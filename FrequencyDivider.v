==> flow/design.v <==
module FrequencyDivider (
    input clk,       
    input rst_n,     
    output reg div_clk,  
    output reg done  
);
  localparam STATE_DIVIDE_BY_3 = 2'b00;
  localparam STATE_DIVIDE_BY_4 = 2'b01;
  reg [10:0] count_divide_by_3;
  reg [7:0] count_divide_by_4;
  reg [1:0] state;
  reg [1:0] pulse_counter;
  reg [1:0] pulse_counter2;
  always @(posedge clk or negedge rst_n) begin
    if (~rst_n) begin
      state <= STATE_DIVIDE_BY_3;
      count_divide_by_3 <= 0;
      count_divide_by_4 <= 0;
      pulse_counter <= 2'b00;
      pulse_counter2 <= 2'b00;
    end else begin
      case (state)
        STATE_DIVIDE_BY_3:
          if (count_divide_by_3 == 1072) begin
            state <= STATE_DIVIDE_BY_4;
            pulse_counter <= 2'b00;
            count_divide_by_3 = 0;
          end else begin
            if (pulse_counter < 3) begin
              pulse_counter <= pulse_counter + 1;
            end else begin
              pulse_counter <= 2'b00;
              if (div_clk) begin
                count_divide_by_3 <= count_divide_by_3 + 1;
              end
            end
          end
        STATE_DIVIDE_BY_4:
          if (count_divide_by_4 == 176) begin
            pulse_counter2 <= 0;
            state <= STATE_DIVIDE_BY_3;
            count_divide_by_4 <= 0;
          end else begin
            if (pulse_counter2 < 4) begin
              pulse_counter2 <= pulse_counter2 + 1;
            end else begin
              pulse_counter2 <= 2'b00;
            end
            if (div_clk) begin
              count_divide_by_4 <= count_divide_by_4 + 1;
            end
          end
      endcase
    end
  end
  always @(posedge clk or negedge rst_n) begin
    if (~rst_n) begin
      div_clk <= 1'b0;
      done <= 1'b0;
    end else begin
      case (state)
        STATE_DIVIDE_BY_3: begin
          done <= 0;
          if (pulse_counter == 2) begin
            div_clk <= 1;
          end else 
            div_clk <= 0;
        end
        STATE_DIVIDE_BY_4:
          if (count_divide_by_4 == 176) begin
            done <= 1'b1;
          end else begin
            if (pulse_counter2 == 3) begin
              div_clk <= 1;
            end else
              div_clk <= 0;
          end
      endcase
    end
  end
endmodule
=== From RTL to reports: FrequencyDivider ===
What the tools print for FrequencyDivider, step after step.
Line numbers count from 1 in the design file above.
Operators: Yosys type, input widths -> output width; for muxes data width and select width s.
Library cell names are shortened.
Not given: n/a

* Top module: FrequencyDivider
* Clock port: clk
* Cell library: sky130hd
* Corner: tt_025C_1v80

=== Word level ===
Yosys after proc, flatten, opt, wreduce and memory -nomap, before mapping. Memory bits, and registers merged into a memory's read port (data or address), are not among the register bits. Print and check cells are not counted. Equal cells are merged and count once.

* Register bits after elaboration: 27

* Mux-type cells: 18
* Equality and inequality tests: 9
* Add/subtract/negate cells: 4
* Order comparisons: 2
* Reduce/logical cells: 9

{| class="wikitable"
|+ Operator list
! operator !! number
|-
| $mux 11 || 3
|-
| $mux 8 || 2
|-
| $mux 2 || 6
|-
| $add 11x1->11 const B || 1
|-
| $eq 11x11->1 const B || 1
|-
| $ne 2x2->1 const B || 4
|-
| $add 8x1->8 const B || 1
|-
| $eq 8x8->1 const B || 1
|-
| $reduce_and 2->1 || 3
|-
| $reduce_bool 2->1 || 3
|-
| $reduce_and 3->1 || 2
|-
| $add 2x1->2 const B || 2
|-
| $eq 2x2->1 const B || 2
|-
| $pmux 2 s2 || 1
|-
| $pmux 1 s2 || 2
|-
| $mux 1 || 4
|-
| $lt 2x3->1 const B || 1
|-
| $eq 2x1->1 const B || 1
|-
| $lt 2x2->1 const B || 1
|-
| $logic_not 2->1 || 1
|}

=== Depth ===
Yosys ltp: most cells in a row. Word level: on the elaborated netlist, between registers, memories and ports. Mapped: between sequential cells and ports; inverters and the memories' decode and read muxes count.

* Depth in word-level cells: 4
* ABC_AREA: 0
* Depth in mapped cells: 6

=== After synthesis ===
Yosys stat after the flow's synthesis: flattened, memories mapped to cells. It holds for the ABC_AREA given above (unset counts as 0); a run with the other value may have another netlist.

* Flip-flop cells: 27
* Chip area (Yosys): 1396.3 µm²
* Mapped cells: 133

{| class="wikitable"
|+ Cell types
! type !! number !! total area (µm²)
|-
| dfrtp_1 || 26 || 650.624
|-
| ha_1 || 7 || 87.584
|-
| xor2_1 || 7 || 61.309
|-
| nand2_1 || 15 || 56.304
|-
| nand3_1 || 9 || 45.043
|-
| nor2_1 || 9 || 33.782
|-
| and3_1 || 5 || 31.28
|-
| mux2i_1 || 3 || 30.029
|-
| nor4b_2 || 2 || 30.029
|-
| dfstp_2 || 1 || 26.275
|-
| inv_1 || 7 || 26.275
|-
| mux2_2 || 2 || 22.522
|-
| nand4_4 || 1 || 21.27
|-
| o21ai_0 || 4 || 20.019
|-
| o22ai_1 || 3 || 18.768
|-
| xnor2_1 || 2 || 17.517
|-
| buf_4 || 2 || 15.014
|-
| o211ai_1 || 2 || 15.014
|}

Other cell types: 22; their cells: 26.

=== Worst setup path after synthesis ===
Path of least setup slack by OpenSTA after synthesis, without wires, with an ideal clock, recovery checks aside; 20% of the period is set as input and as output delay. Where synthesis merged equal registers, the netlist keeps one of their names.

* Path type: register -> register
* Start point: register count_divide_by_4[0]
* End point: register count_divide_by_4[0]
* Driving pins on the path: 7
* Path slack: -9 ps
* Setup time: 125 ps
* Path delay: 1419 ps
* Arrival time: 1294 ps
* Buffers on the path: 0
* Period: 1410 ps
* Synthesis period reached: 1419 ps

"path delay" = arrival - input delay + setup time.
"driving pins on the path": output pins that drive a net of the path, with the launching flip-flop's if there is one; two outputs of one cell count as two.
"synthesis period reached" = period - worst setup slack (recovery checks aside). The figure is calculated, with input and output delays left at 20% of the set period.
Between the ends stands the longest chain of elaborated cells between them, by number of cells; it is not shown to be the way that was timed. Of several equally long chains one is given.
Each line given opens the expression or statement behind the cell; cells for indexed reads and writes are added by Yosys, which also makes memories of some case tables.
At most two assigning lines are given for a register; there are more.

* Cells stage by stage: dfrtp_1 > inv_1 > ha_1 > nor3b_2 > nand2_1 > and3_1 > mux2_2
* Cells in the longest elaborated chain: 3
* Elaborated cells on any way between the ends: 6
* Those cells by class: add/sub (1); eq/ne (1); mux (2); reduce/logical (2)

{| class="wikitable"
|+ RTL lines, path post-synthesis
! item !! line !! RTL
|-
| start, declared || 10 || <nowiki>reg [7:0] count_divide_by_4;</nowiki>
|-
| start, assigned || 18 || <nowiki>count_divide_by_4 <= 0;</nowiki>
|-
| start, assigned || 50 || <nowiki>count_divide_by_4 <= count_divide_by_4 + 1;</nowiki>
|-
| $add 8x1->8 || 50 ||
|-
| $mux 8 || 49 || <nowiki>if (div_clk) begin</nowiki>
|-
| $mux 8 || 39 || <nowiki>if (count_divide_by_4 == 176) begin</nowiki>
|-
| end, assigned || 42 || <nowiki>count_divide_by_4 <= 0;</nowiki>
|-
| end, assigned || 50 ||
|-
| end, declared || 10 ||
|}

=== Worst path after layout ===
Path of least setup slack in the final report of stored run 1 (OpenROAD, finished layout, wires in). Where an end is a register, its clock arrival counts in the times.
The path's times are printed in steps of 10 ps; the period is the one set.

* Path type: register -> register
* Start point: register count_divide_by_4[1]
* End point: register count_divide_by_4[0]
* Path slack: -320 ps
* Driving pins on the path: 7
* Setup time: 90 ps
* Buffers on the path: 0
* Period: 1280 ps
* Arrival time: 1840 ps

Between the ends stands the longest chain of elaborated cells between them, by number of cells; it is not shown to be the way that was timed. Of several equally long chains one is given.
At most two assigning lines are given for a register; there are more.

* Cells stage by stage: dfrtp_1 > inv_1 > ha_4 > nor3b_4 > and2_4 > o21ai_2 > mux2_4
* Cells in the longest elaborated chain: 3
* Elaborated cells on any way between the ends: 4
* Those cells by class: eq/ne (1); mux (1); reduce/logical (2)

{| class="wikitable"
|+ RTL lines, path post-layout
! item !! line !! RTL
|-
| start, declared || 10 || <nowiki>reg [7:0] count_divide_by_4;</nowiki>
|-
| start, assigned || 18 || <nowiki>count_divide_by_4 <= 0;</nowiki>
|-
| start, assigned || 50 || <nowiki>count_divide_by_4 <= count_divide_by_4 + 1;</nowiki>
|-
| $eq 8x8->1 || 39 || <nowiki>if (count_divide_by_4 == 176) begin</nowiki>
|-
| $reduce_bool 2->1 || n/a ||
|-
| $reduce_and 2->1 || n/a ||
|-
| end, assigned || 42 || <nowiki>count_divide_by_4 <= 0;</nowiki>
|-
| end, assigned || 50 ||
|-
| end, declared || 10 ||
|}

Hand-over note for FrequencyDivider

Record of 2 stored runs of the RTL-to-layout flow on FrequencyDivider, platform sky130hd. The runs are unordered. Constraints: input delay and output delay 20% of the set period each, output load 0.01 pF.
"clock period reached" is the run's clock period less its worst setup slack. It is reckoned from that one timing run; input and output delays stay at 20% of the period that was set.
By "critical path time" is meant the share of the clock period that the worst setup path is allowed (20% is reserved at inputs, 20% at outputs), minus its slack. Clock arrival times at its registers enter into it.
"overall power" is the tool's figure for a default switching activity; nothing was simulated.
"critical path time" is known to 10 ps.

=== Stored run 1 ===
{| class="wikitable"
! Setting !! Value
|-
| period_ns || 1.28
|-
| CORE_UTILIZATION || 65
|-
| SETUP_SLACK_MARGIN || -0.12
|-
| PLACE_DENSITY_LB_ADDON || 0.29
|-
| ABC_AREA || 0
|-
| GPL_TIMING_DRIVEN || 0
|-
| CTS_CLUSTER_SIZE || 81
|-
| CTS_CLUSTER_DIAMETER || 392
|-
| CAP_MARGIN || 5
|-
| SLEW_MARGIN || 30
|-
| CORE_MARGIN || 2
|-
! Result !! Value
|-
| Setup TNS || -5347 ps
|-
| Critical path time || 1600 ps
|-
| Worst setup path kind || register -> register
|-
| Clock period reached || 1604 ps
|-
| Post-synthesis cell area || 1396.3 µm²
|-
| Setup slack of the worst path || -324 ps
|-
| Die area || 2535.1 µm²
|-
| Post-layout utilization || 93.8%
|-
| Area of the standard cells in the finished layout || 1876.8 µm²
|-
| Overall power || 0.001267 W
|}

=== Stored run 2 ===
{| class="wikitable"
! Setting !! Value
|-
| period_ns || 1.4
|-
| CAP_MARGIN || 20
|-
| CORE_MARGIN || 2
|-
| CORE_UTILIZATION || 40
|-
| SLEW_MARGIN || 20
|-
! Result !! Value
|-
| Clock period reached || 1494 ps
|-
| Die area || 3979.7 µm²
|-
| Post-synthesis cell area || 1396.3 µm²
|-
| Setup TNS || -582 ps
|-
| Post-layout utilization || 56.2%
|-
| Area of the standard cells in the finished layout || 1875.5 µm²
|-
| Overall power || 0.001142 W
|-
| Setup slack of the worst path || -94 ps
|-
| Critical path time || 1490 ps
|-
| Worst setup path kind || register -> register
|}

End of note.
